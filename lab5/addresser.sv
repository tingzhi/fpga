==> flow/design.v <==
module addresser (
	input [13:0] cntr_in,
	input clk,
	input reset_n,
	output logic [10:0] addr
);
	logic [23:0] counter_input;
	assign counter_input = {10'd0 , cntr_in};  
	logic [23:0] acculator_out;
	always_ff @ (posedge clk, negedge reset_n) begin
		if (!reset_n) begin
			acculator_out <= 24'd0;
		end
		else begin
			acculator_out <= counter_input + acculator_out;
		end
	end
	assign addr = acculator_out [23:13];
endmodule
# Tool chain data of addresser
# What the tools print for addresser, step after step.
# Lines are those of the file above, counted from 1.
# Cell names lack the library's common part.
# Not given: --
# inputs
top	addresser
clock	clk
lib	sky130hd
pvt_corner	tt_025C_1v80

# Elaborated design
# Yosys after proc, flatten, opt, wreduce and memory -nomap, before mapping. Enables and synchronous resets that opt folds into registers are not counted as muxes. Memory bits, and registers merged into a memory's read port (data or address), are not among the register bits. Print and check cells are not counted. Equal cells are merged and count once.
# classes
n_logic	0
n_mux	0
n_cmp	0
n_shift	0
add_sub_neg	1
n_div	0
eq_ne	0
reduce_logical	0
multipliers	0
# op_table
operator	count
adder 14 x 24 -> 24 bit	1
# word_totals
latchBits	0
n_memories	0
clocked_rd_ports_x_width	0
regBits	24
ram_bits	0
rom_bits	0
elab_cells	2
inputBits	16
output_inout_bits	11

# Depth
# Depth = most cells in a row (Yosys ltp): at word level without a register or memory, in the mapped netlist without a sequential cell, where the memories' decode and read muxes count.
# depth
ltp_word	1
ABC_AREA	1
mapped_depth	11
depth_no_buf	11

# Synthesis result
# Source: synth_stat.txt of the flow (Yosys; design flattened, memories mapped). It holds for the ABC_AREA given above (unset counts as 0); a run with the other value may have another netlist.
# mapped
sequential_area_um2	600.6
buf_cells	11
flip_flops	24
yosys_area_um2	2018.2
stdcells	302
# types
cell	count	type_area_um2
dfrtp_1	24	600.576
nand2_1	112	420.403
inv_1	53	198.941
ha_1	14	175.168
nor2_1	23	86.333
buf_4	11	82.579
nand3_1	16	80.077
xor2_1	9	78.826
nand2_2	8	50.048
a21oi_1	7	35.034
xnor2_1	3	26.275
nand3b_1	3	22.522
nor2_4	2	22.522
fa_1	1	20.019
nor2_2	3	18.768
xor2_2	1	16.266
nand4_1	2	12.512
nand2_4	1	11.261
# Other cell types: 8; their cells: 9.

# Path before layout
# OpenSTA on the mapped netlist: ideal clock, no wires. The path of least setup slack (recovery checks aside). Input and output delay are each 20% of the period. Register names are those of the netlist, which keeps one name where synthesis merged equal registers.
# synth_timing
kind	input to register
startpoint	input cntr_in[0]
endpoint	register acculator_out[16]
input_delay_ns	0.532
t_arrival_ns	1.755
tclk_ns	2.66
setup_ns	0.124
setup_slack_ns	0.781
t_first_pin_ns	0.532
path_delay_ns	1.347
n_path_buf	0
required_time_ns	2.536
path_stages	9
synth_period_reached_ns	1.879
# "path_delay_ns" = arrival - input delay + setup time.
# "path_stages": output pins that drive a net of the path, with the launching flip-flop's if there is one; two outputs of one cell count as two.
# "synth_period_reached_ns" = period - worst setup slack (recovery checks aside). The figure is calculated, with input and output delays left at 20% of the set period.
# Between the ends stands the longest chain of elaborated cells between them, by number of cells; it is not shown to be the way that was timed. Of several equally long chains one is given.
# A line is the first line of the expression or statement that the cell stems from. Yosys adds cells for indexed reads and writes and turns some case tables into memories.
# synth_via
path_cell_list	ha_1 -> fa_1 -> nand3_1 -> nand3_1 -> nand2_1 -> nand2_1 -> nand2_1 -> nand2_2 -> xor2_1
elab_chain_cells	1
cells_between	1
lines_between	1
classes_between	1 x add/sub
# synth_lines
element	line	text
start: declaration	2	input [13:0] cntr_in,
adder 14 x 24 -> 24 bit	15	acculator_out <= counter_input + acculator_out;
end: assignment	12	acculator_out <= 24'd0;
end: assignment	15
end: declaration	9	logic [23:0] acculator_out;

# Timing after layout
# Path of least setup slack in the final report of job 1 (OpenROAD, finished layout, wires in). Where an end is a register, its clock arrival counts in the times.
# layout_timing
kind	input to register
startpoint	input cntr_in[0]
endpoint	register acculator_out[16]
setup_ns	0.11
t_arrival_ns	2.25
setup_slack_ns	0.35
t_first_pin_ns	0.49
path_stages	10
tclk_ns	2.44
input_delay_ns	0.49
required_time_ns	2.60
n_path_buf	1
# Between the ends stands the longest chain of elaborated cells between them, by number of cells; it is not shown to be the way that was timed. Of several equally long chains one is given.
# layout_via
path_cell_list	clkdlybuf4s50_1 -> ha_1 -> fa_2 -> nand3_1 -> nand3_1 -> nand2_1 -> nand2_1 -> nand2_1 -> nand2_2 -> xor2_1
elab_chain_cells	1
cells_between	1
lines_between	1
classes_between	1 x add/sub
# layout_lines
element	line	text
start: declaration	2	input [13:0] cntr_in,
adder 14 x 24 -> 24 bit	15	acculator_out <= counter_input + acculator_out;
end: assignment	12	acculator_out <= 24'd0;
end: assignment	15
end: declaration	9	logic [23:0] acculator_out;

# Module addresser, platform sky130hd: 2 stored runs of the flow (Yosys, OpenROAD) with differing settings, in no particular order. Input and output delays are each 20% of the period that was set; the output load is 0.01 pF.
# "period_less_ws_ns" means the clock period less the worst setup slack. The figure is calculated, with input and output delays left at 20% of the set period.
# "worst_path_allowed_less_slack_ns" = time allowed to the worst setup path (clock period - input delay - output delay, where it has them) - its slack; a late launch clock adds to it, a late capture clock takes from it.
# "power.total_w": no workload was simulated; the value follows from the tool's default switching activity.
# Settings: n/a = not set for that run.
# Among the results, n/a means that no value is shown for the run.
name,job 1,job 2
period_ns,2.44,3.98
CORE_UTILIZATION,42,64
SETUP_SLACK_MARGIN,0.18,0.29
PLACE_DENSITY,0.88,n/a
CORE_ASPECT_RATIO,1.05,n/a
ABC_AREA,1,n/a
GPL_TIMING_DRIVEN,1,0
SLEW_MARGIN,5,40
MIN_ROUTING_LAYER,met2,met2
CAP_MARGIN,20,40
CORE_MARGIN,2,2
PLACE_DENSITY_LB_ADDON,n/a,0.22
CELL_PAD_IN_SITES_DETAIL_PLACEMENT,n/a,2
MAX_ROUTING_LAYER,n/a,met5
power.total_w,0.002586,n/a
final_hold_ws_ns,0.475,n/a
setupTns_ns,0.000,n/a
synth_chip_area_um2,2018.2,n/a
timing.setup.ws_ns,0.354,n/a
layout_utilization_pct,50.7,n/a
worst_path_allowed_less_slack_ns,1.60,n/a
worstPathKind,input to register,n/a
period_less_ws_ns,2.086,n/a
finalCellArea_um2,2314.7,n/a
design_die_area_um2,5375.9,n/a
# Job 2: stopped before the end: placement reported DPL-0033
