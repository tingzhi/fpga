==> flow/design.v <==
module cntr (
	input direction,
	input enable,
	input clk,
	input reset_n,
	output logic [13:0] count
);
	always_ff @ (posedge clk, negedge reset_n) begin
		if (!reset_n)
			count <= 14'd1000;
		else if (count == 14'd9999 && enable == 1'b1 && direction == 1'b1)
			count <= 14'd9999;
		else if (count == 14'd0 && enable == 1'b1 && direction == 1'b0)
			count <= 14'd0;
		else if (enable == 1'b1 && direction == 1'b1)
			count ++;
		else if (enable == 1'b1 && direction == 1'b0)
			count --;
		else
			count <= count;
	end
endmodule
* Reports on cntr
What the tools print for cntr, step after step. Line numbers count from 1 in the design file above. Operators carry their Yosys type and port widths (W data, S select, Z words). Library cell names are shortened. A cell with - has no value.
Inputs: design top cntr, clock clk, library sky130hd, library corner tt_025C_1v80

* Elaborated design
Source: Yosys, flattened and elaborated, memories not mapped. Widths are those after wreduce. Registers that Yosys merges into a memory's read port (data or address) are not register bits. Print and check cells do not count. Equal cells are merged and count once.
Word-level totals: register bits after elaboration 14, latch bits 0, RAM bits 0, bits in read-only memories 0, clocked read ports x word width 0, memories 0, input bits 4, output and inout bits 14
Cells by class: $add $sub $neg 2, $mul 0, divide/modulo/power cells 0, $lt $le $gt $ge 0, equality and inequality tests 1, shift operators 0, multiplexer cells 4, bitwise logic cells 1, reductions and logical operators 8
Operator list (number):
- $mux W14 | 4
- $add A14 B1 Y14 const B | 1
- $sub A14 B1 Y14 const B | 1
- $eq A14 B14 Y1 const B | 1
- $logic_not A14 Y1 | 1
- $logic_and A1 B1 Y1 | 6
- $reduce_bool A4 Y1 | 1
- $not A1 Y1 | 1

* Longest topological paths
Depth = most cells in a row (Yosys ltp): at word level without a register or memory, in the mapped netlist without a sequential cell, where the memories' decode and read muxes count.
Depth: depth after elaboration 6, ABC_AREA 0, depth in mapped cells 10, mapped depth without buffers 9

* Synthesis result
The flow's flattened synthesis, as Yosys stat reports it; memories are mapped. The netlist is that of the ABC_AREA named above (0 if unset); the other value can give another one. Totals and module areas in this step are rounded.
Cells by type (number):
- dfrtp_1 | 8
- ha_1 | 13
- dfstp_2 | 6
- inv_1 | 18
- a21o_1 | 7
- o221ai_1 | 6
- xor2_1 | 6
- a21oi_1 | 8
- o22ai_1 | 6
- xnor2_1 | 4
- nand2_1 | 9
- nand4_1 | 4
- o31ai_4 | 1
- fa_1 | 1
- nand3_1 | 4
- nor2_1 | 5
- o2111ai_1 | 2
- a221oi_2 | 1
Other cell types: 26; their cells: 34.
Mapped netlist: mapped cells 143, cell area after synthesis 1280 µm², sequential part of the area 358 µm², mapped flip-flops 14, buffer cells 5

* Timing after synthesis
Source: OpenSTA report_checks on the synthesized netlist (no wires, ideal clock, input and output delay 20% of the period each), path of least setup slack; recovery checks are left aside. Register names are those of the netlist, which keeps one name where synthesis merged equal registers.
Path post-synthesis: path kind input -> register, start point in enable, end point reg count[13], clock period 2.98 ns, input delay 0.596 ns, launch time at the first pin 0.596 ns, data arrival time 2.601 ns, required time 2.854 ns, path slack 0.253 ns, delay of the path 2.131 ns, stages 9, buffers on the path 1, synthesis period reached 2.727 ns
"delay of the path" is the arrival time less input delay plus setup time. "stages" counts driving pins, that of a launching flip-flop among them; a cell with two outputs on the path counts twice. "synthesis period reached" is the clock period less the worst setup slack; recovery checks do not enter. This is arithmetic on one report: input and output delays are still those of the set period (20% each). The rows between start and end are the longest chain of elaborated cells between them; the timing report does not say that the signal goes this way. Where chains are equally long, one stands for them. A line is the first line of the expression or statement that the cell stems from. Yosys adds cells for indexed reads and writes and turns some case tables into memories. A register here has more assigning lines than the two given.
Between the ends, post-synthesis: cells stage by stage clkbuf_8 > nand2_1 > ha_1 > a21o_1 > a221oi_2 > o31ai_4 > nand3_2 > o21ai_0 > a221o_1, length of the longest elaborated chain 5, elaborated cells between the ends (all ways) 11, classes of those cells mux: 4; reduce/logical: 7
Ends and longest elaborated chain, post-synthesis:
- start: declaration | RTL line 3 | input enable,
- $logic_and A1 B1 Y1 | RTL line 17 | else if (enable == 1'b1 && direction == 1'b0)
- $mux W14 | RTL line 17
- $mux W14 | RTL line 15 | else if (enable == 1'b1 && direction == 1'b1)
- $mux W14 | RTL line 13 | else if (count == 14'd0 && enable == 1'b1 && direction == 1'b0)
- $mux W14 | RTL line 11 | else if (count == 14'd9999 && enable == 1'b1 && direction == 1'b1)
- end: assignment | RTL line 10 | count <= 14'd1000;
- end: assignment | RTL line 20 | count <= count;
- end: declaration | RTL line 6 | output logic [13:0] count

* Path in the finished layout
Path of least setup slack in the final report of run 1 (OpenROAD, finished layout, wires in). Where an end is a register, its clock arrival counts in the times.
Path after layout: path kind input -> register, start point in direction, end point reg count[13], clock period 4.94 ns, input delay 0.99 ns, launch time at the first pin 0.99 ns, data arrival time 3.90 ns, required time 5.11 ns, path slack 1.21 ns, stages 9, buffers on the path 1
The rows between start and end are the longest chain of elaborated cells between them; the timing report does not say that the signal goes this way. Where chains are equally long, one stands for them. A register here has more assigning lines than the two given.
Between the ends, after layout: cells stage by stage clkdlybuf4s50_1 > nand2_1 > ha_1 > a21o_1 > a221oi_2 > o31ai_4 > nand3_2 > o21ai_0 > a221o_1, length of the longest elaborated chain 6, elaborated cells between the ends (all ways) 10, classes of those cells mux: 4; logic: 1; reduce/logical: 5
Ends and longest elaborated chain, after layout:
- start: declaration | RTL line 2 | input direction,
- $not A1 Y1 | RTL line 17 | else if (enable == 1'b1 && direction == 1'b0)
- $logic_and A1 B1 Y1 | RTL line 17
- $mux W14 | RTL line 17
- $mux W14 | RTL line 15 | else if (enable == 1'b1 && direction == 1'b1)
- $mux W14 | RTL line 13 | else if (count == 14'd0 && enable == 1'b1 && direction == 1'b0)
- $mux W14 | RTL line 11 | else if (count == 14'd9999 && enable == 1'b1 && direction == 1'b1)
- end: assignment | RTL line 10 | count <= 14'd1000;
- end: assignment | RTL line 20 | count <= count;
- end: declaration | RTL line 6 | output logic [13:0] count

# Flow runs of cntr

Module cntr, platform sky130hd: 2 stored runs of the flow (Yosys, OpenROAD) with differing settings, in no particular order. Input and output delays are each 20% of the period that was set; the output load is 0.01 pF.
"achieved clock period" = clock period - worst setup slack. The figure is calculated, with input and output delays left at 20% of the set period.
"worst setup path time" means the part of the period allowed to the worst setup path (the constraints hold back 20% at inputs and 20% at outputs) less its slack; where the path has registers, the arrival times of their clocks count too.
"power": no workload was simulated; the value follows from the tool's default switching activity.
Results are given in rounded form.
[run 1] settings: period_ns=4.94, CORE_UTILIZATION=63, SETUP_SLACK_MARGIN=0.78, PLACE_DENSITY_LB_ADDON=0.27, CELL_PAD_IN_SITES_GLOBAL_PLACEMENT=0, CELL_PAD_IN_SITES_DETAIL_PLACEMENT=0, ABC_AREA=0, GPL_TIMING_DRIVEN=0, CAP_MARGIN=20, CORE_MARGIN=2, SLEW_MARGIN=20
[run 1] result: chip area after synthesis (Yosys) 1280 µm², die area 2410 µm², standard-cell area of the final layout 1510 µm², utilization 78.0 %, worst setup slack after layout 1.21 ns, total negative slack 0.000 ns, worst hold slack 0.505 ns, power 1.10 mW, achieved clock period 3.726 ns, worst setup path time 2.74 ns, worst setup path kind input -> register
[run 2] settings: period_ns=5.05, CORE_UTILIZATION=49, SETUP_SLACK_MARGIN=0.56, HOLD_SLACK_MARGIN=0.29, CORE_MARGIN=7, CELL_PAD_IN_SITES_GLOBAL_PLACEMENT=1, TNS_END_PERCENT=95, MIN_ROUTING_LAYER=met1, MAX_ROUTING_LAYER=met4, CAP_MARGIN=20, SLEW_MARGIN=20
[run 2] result: chip area after synthesis (Yosys) 1280 µm², die area 4250 µm², standard-cell area of the final layout 1480 µm², utilization 59.8 %, worst setup slack after layout 1.36 ns, total negative slack 0.000 ns, worst hold slack 0.505 ns, power 1.07 mW, achieved clock period 3.693 ns, worst setup path time 2.68 ns, worst setup path kind input -> register
